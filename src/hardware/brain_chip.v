==> flow/design.v <==
module cognitive_accelerator (
    input wire clk,            
    input wire reset,          
    input wire [7:0] fear,     
    input wire [7:0] doubt,    
    output reg [119:0] action  
);
    reg [63:0] dark_energy_cache;
    always @(posedge clk) begin
        if (reset) begin
            action <= 120'hFFFFFFFFFFFFFFFFFFFFFFFFFFFFFF;
        end else begin
            dark_energy_cache <= {fear, doubt} ^ 64'hCAFEBABE_DEADBEEF;
            action <= {dark_energy_cache, 56'h11911911911911}; 
        end
    end
endmodule
---- Reports on cognitive_accelerator ----
The steps from the RTL of cognitive_accelerator to its reports follow in flow order.
Line numbers count from 1 in the design file above.
Operators: Yosys type, input widths -> output width; for muxes data width and select width s.
Library cell names are shortened.
A cell with - has no value.
set-up
  top module .............................. cognitive_accelerator
  clock input ............................. clk
  cell library ............................ sky130hd
  corner .................................. tt_025C_1v80

---- Word-level counts ----
Yosys after proc, flatten, opt, wreduce and memory -nomap, before mapping. Enables and synchronous resets that opt folds into registers are not counted as muxes. Memory bits, and registers merged into a memory's read port (data or address), are not among the register bits. Print and check cells are not counted. Equal cells are merged and count once.
word-level totals
  register bits ........................... 169
  input bits .............................. 18
  output and inout bits ................... 120
  elaborated cells ........................ 5
operators by class
  multiplexer cells ....................... 1
  bitwise operators ....................... 1
operators with widths
  cell         count
  $mux 56      1
  $not 13->46  1

---- Depth ----
Depth = most cells in a row (Yosys ltp): at word level without a register or memory, in the mapped netlist without a sequential cell, where the memories' decode and read muxes count.
logic depth
  depth in word-level cells ............... 1
  ABC_AREA ................................ 0
  mapped depth ............................ 2
  gate-level depth less buffers ........... 1

---- Netlist ----
The flow's flattened synthesis, as Yosys stat reports it; memories are mapped. The netlist is that of the ABC_AREA named above (0 if unset); the other value can give another one.
synthesis totals
  cell count .............................. 168
  cell area after synthesis ............... 1774.2 µm²
  sequential part of the area ............. 840.8 µm²
  flip-flops .............................. 34
  buffers ................................. 103
cells by type
  type      count  total area (µm²)
  buf_4     102    765.734
  edfxtp_1  16     480.461
  dfxtp_1   18     360.346
  or2_1     16     100.096
  inv_1     14     52.55
  buf_6     1      11.261
  conb_1    1      3.754

---- Worst setup path after synthesis ----
Source: OpenSTA report_checks on the synthesized netlist (no wires, ideal clock, input and output delay 20% of the period each), path of least setup slack; recovery checks are left aside. Register names are those of the netlist, which keeps one name where synthesis merged equal registers.
timing path after synthesis
  path type ............................... register -> output
  start ................................... register (name not given)
  end ..................................... output port action[10]
  clock period ............................ 2.69 ns
  output delay ............................ 0.538 ns
  time at the first pin ................... 0.000 ns
  arrival ................................. 1.183 ns
  data required time ...................... 2.152 ns
  slack ................................... 0.969 ns
  path delay .............................. 1.183 ns
  driving pins on the path ................ 2
  path buffers ............................ 1
  synthesis period reached ................ 1.721 ns
"path delay" is the arrival time less input delay plus setup time.
A path that ends at an output port has no setup time.
"driving pins on the path": output pins that drive a net of the path, with the launching flip-flop's if there is one; two outputs of one cell count as two.
"synthesis period reached" = period - worst setup slack (recovery checks aside). The figure is calculated, with input and output delays left at 20% of the set period.
on the way, after synthesis
  path through ............................ dfxtp_1 buf_4
ends and longest elaborated chain, after synthesis
  item           line  text
  end, declared  6     output reg [119:0] action
No chain of elaborated cells between the ends is given.

---- Path in the finished layout ----
Path of least setup slack in the final report of run 1 (OpenROAD, finished layout, wires in). Where an end is a register, its clock arrival counts in the times.
timing path after layout
  path type ............................... register -> output
  start ................................... register (name not given)
  end ..................................... output port action[18]
  clock period ............................ 1.02 ns
  output delay ............................ 0.20 ns
  time at the first pin ................... 0.28 ns
  arrival ................................. 0.92 ns
  data required time ...................... 0.82 ns
  slack ................................... -0.11 ns
  driving pins on the path ................ 3
  path buffers ............................ 2
on the way, after layout
  path through ............................ dfxtp_4 buf_8 buf_2
ends and longest elaborated chain, after layout
  item           line  text
  end, declared  6     output reg [119:0] action
No chain of elaborated cells between the ends is given.

Hand-over note for cognitive_accelerator

Top module cognitive_accelerator; platform sky130hd; tools Yosys and OpenROAD; 2 stored runs in no particular order. Input and output delays are each 20% of the period that was set; the output load is 0.01 pF.
By "period reached" is meant the clock period of the run minus its worst setup slack. This is arithmetic on one report: input and output delays are still those of the set period (20% each).
"critical path time" = time allowed to the worst setup path (clock period - input delay - output delay, where it has them) - its slack; a late launch clock adds to it, a late capture clock takes from it.
"total power of the final layout": no workload was simulated; the value follows from the tool's default switching activity.

======== run 1 ========
==> flow/run.sh <==
#!/bin/bash
# the make line also repeats the synthesis and layout settings of config.mk as NAME=value (left out here)
make -C /OpenROAD-flow-scripts/flow DESIGN_CONFIG=/design/flow/config.mk WORK_HOME=/design/flow/orfs CLKGATE_MAP_FILE= finish
==> flow/config.mk <==
export PLATFORM = sky130hd
export DESIGN_NAME = cognitive_accelerator
export DESIGN_NICKNAME = cognitive_accelerator
export VERILOG_FILES = /design/flow/design.v
export SDC_FILE = /design/flow/constraint.sdc
export NUM_CORES = 4
export LEC_CHECK = 0
export CAP_MARGIN = 20
export CELL_PAD_IN_SITES_DETAIL_PLACEMENT = 0
export CELL_PAD_IN_SITES_GLOBAL_PLACEMENT = 1
export CORE_ASPECT_RATIO = 2.0
export CORE_MARGIN = 2
export CORE_UTILIZATION = 42
export MAX_ROUTING_LAYER = met5
export SETUP_SLACK_MARGIN = 0.18
export SLEW_MARGIN = 10
==> flow/constraint.sdc <==
create_clock -name core_clock -period 1.02 [get_ports {clk}]
set_input_delay 0.2040 -clock core_clock [delete_from_list [all_inputs] [get_ports {clk}]]
set_output_delay 0.2040 -clock core_clock [all_outputs]
set_load 0.01 [all_outputs]

-------- measured, run 1 --------
  worst setup slack after layout .......... -0.109 ns
  area of the synthesized netlist ......... 1774.2 µm²
  standard-cell area after layout ......... 2199.6 µm²
  setup total negative slack .............. -4.936 ns
  total power of the final layout ......... 3.090 mW
  worst hold slack ........................ 0.419 ns
  critical path time ...................... 0.92 ns
  kind of the worst setup path ............ register -> output
  die footprint ........................... 4791.9 µm²
  period reached .......................... 1.129 ns
  final design utilization ................ 53.8%

======== run 2 ========
==> flow/run.sh <==
#!/bin/bash
# the make line also repeats the synthesis and layout settings of config.mk as NAME=value (left out here)
make -C /OpenROAD-flow-scripts/flow DESIGN_CONFIG=/design/flow/config.mk WORK_HOME=/design/flow/orfs CLKGATE_MAP_FILE= finish
==> flow/config.mk <==
export PLATFORM = sky130hd
export DESIGN_NAME = cognitive_accelerator
export DESIGN_NICKNAME = cognitive_accelerator
export VERILOG_FILES = /design/flow/design.v
export SDC_FILE = /design/flow/constraint.sdc
export NUM_CORES = 4
export LEC_CHECK = 0
export ABC_AREA = 1
export CAP_MARGIN = 20
export CELL_PAD_IN_SITES_GLOBAL_PLACEMENT = 0
export CORE_MARGIN = 2
export CORE_UTILIZATION = 19
export CTS_CLUSTER_DIAMETER = 330
export HOLD_SLACK_MARGIN = 0.3
export PLACE_DENSITY_LB_ADDON = 0.11
export SLEW_MARGIN = 25
==> flow/constraint.sdc <==
create_clock -name core_clock -period 1.48 [get_ports {clk}]
set_input_delay 0.2960 -clock core_clock [delete_from_list [all_inputs] [get_ports {clk}]]
set_output_delay 0.2960 -clock core_clock [all_outputs]
set_load 0.01 [all_outputs]

-------- measured, run 2 --------
  worst setup slack after layout .......... 0.049 ns
  area of the synthesized netlist ......... 1798.0 µm²
  standard-cell area after layout ......... 2342.2 µm²
  setup total negative slack .............. 0.000 ns
  total power of the final layout ......... 2.326 mW
  worst hold slack ........................ 0.425 ns
  critical path time ...................... 1.13 ns
  kind of the worst setup path ............ register -> output
  die footprint ........................... 10257.6 µm²
  period reached .......................... 1.431 ns
  final design utilization ................ 25.5%

End of note.
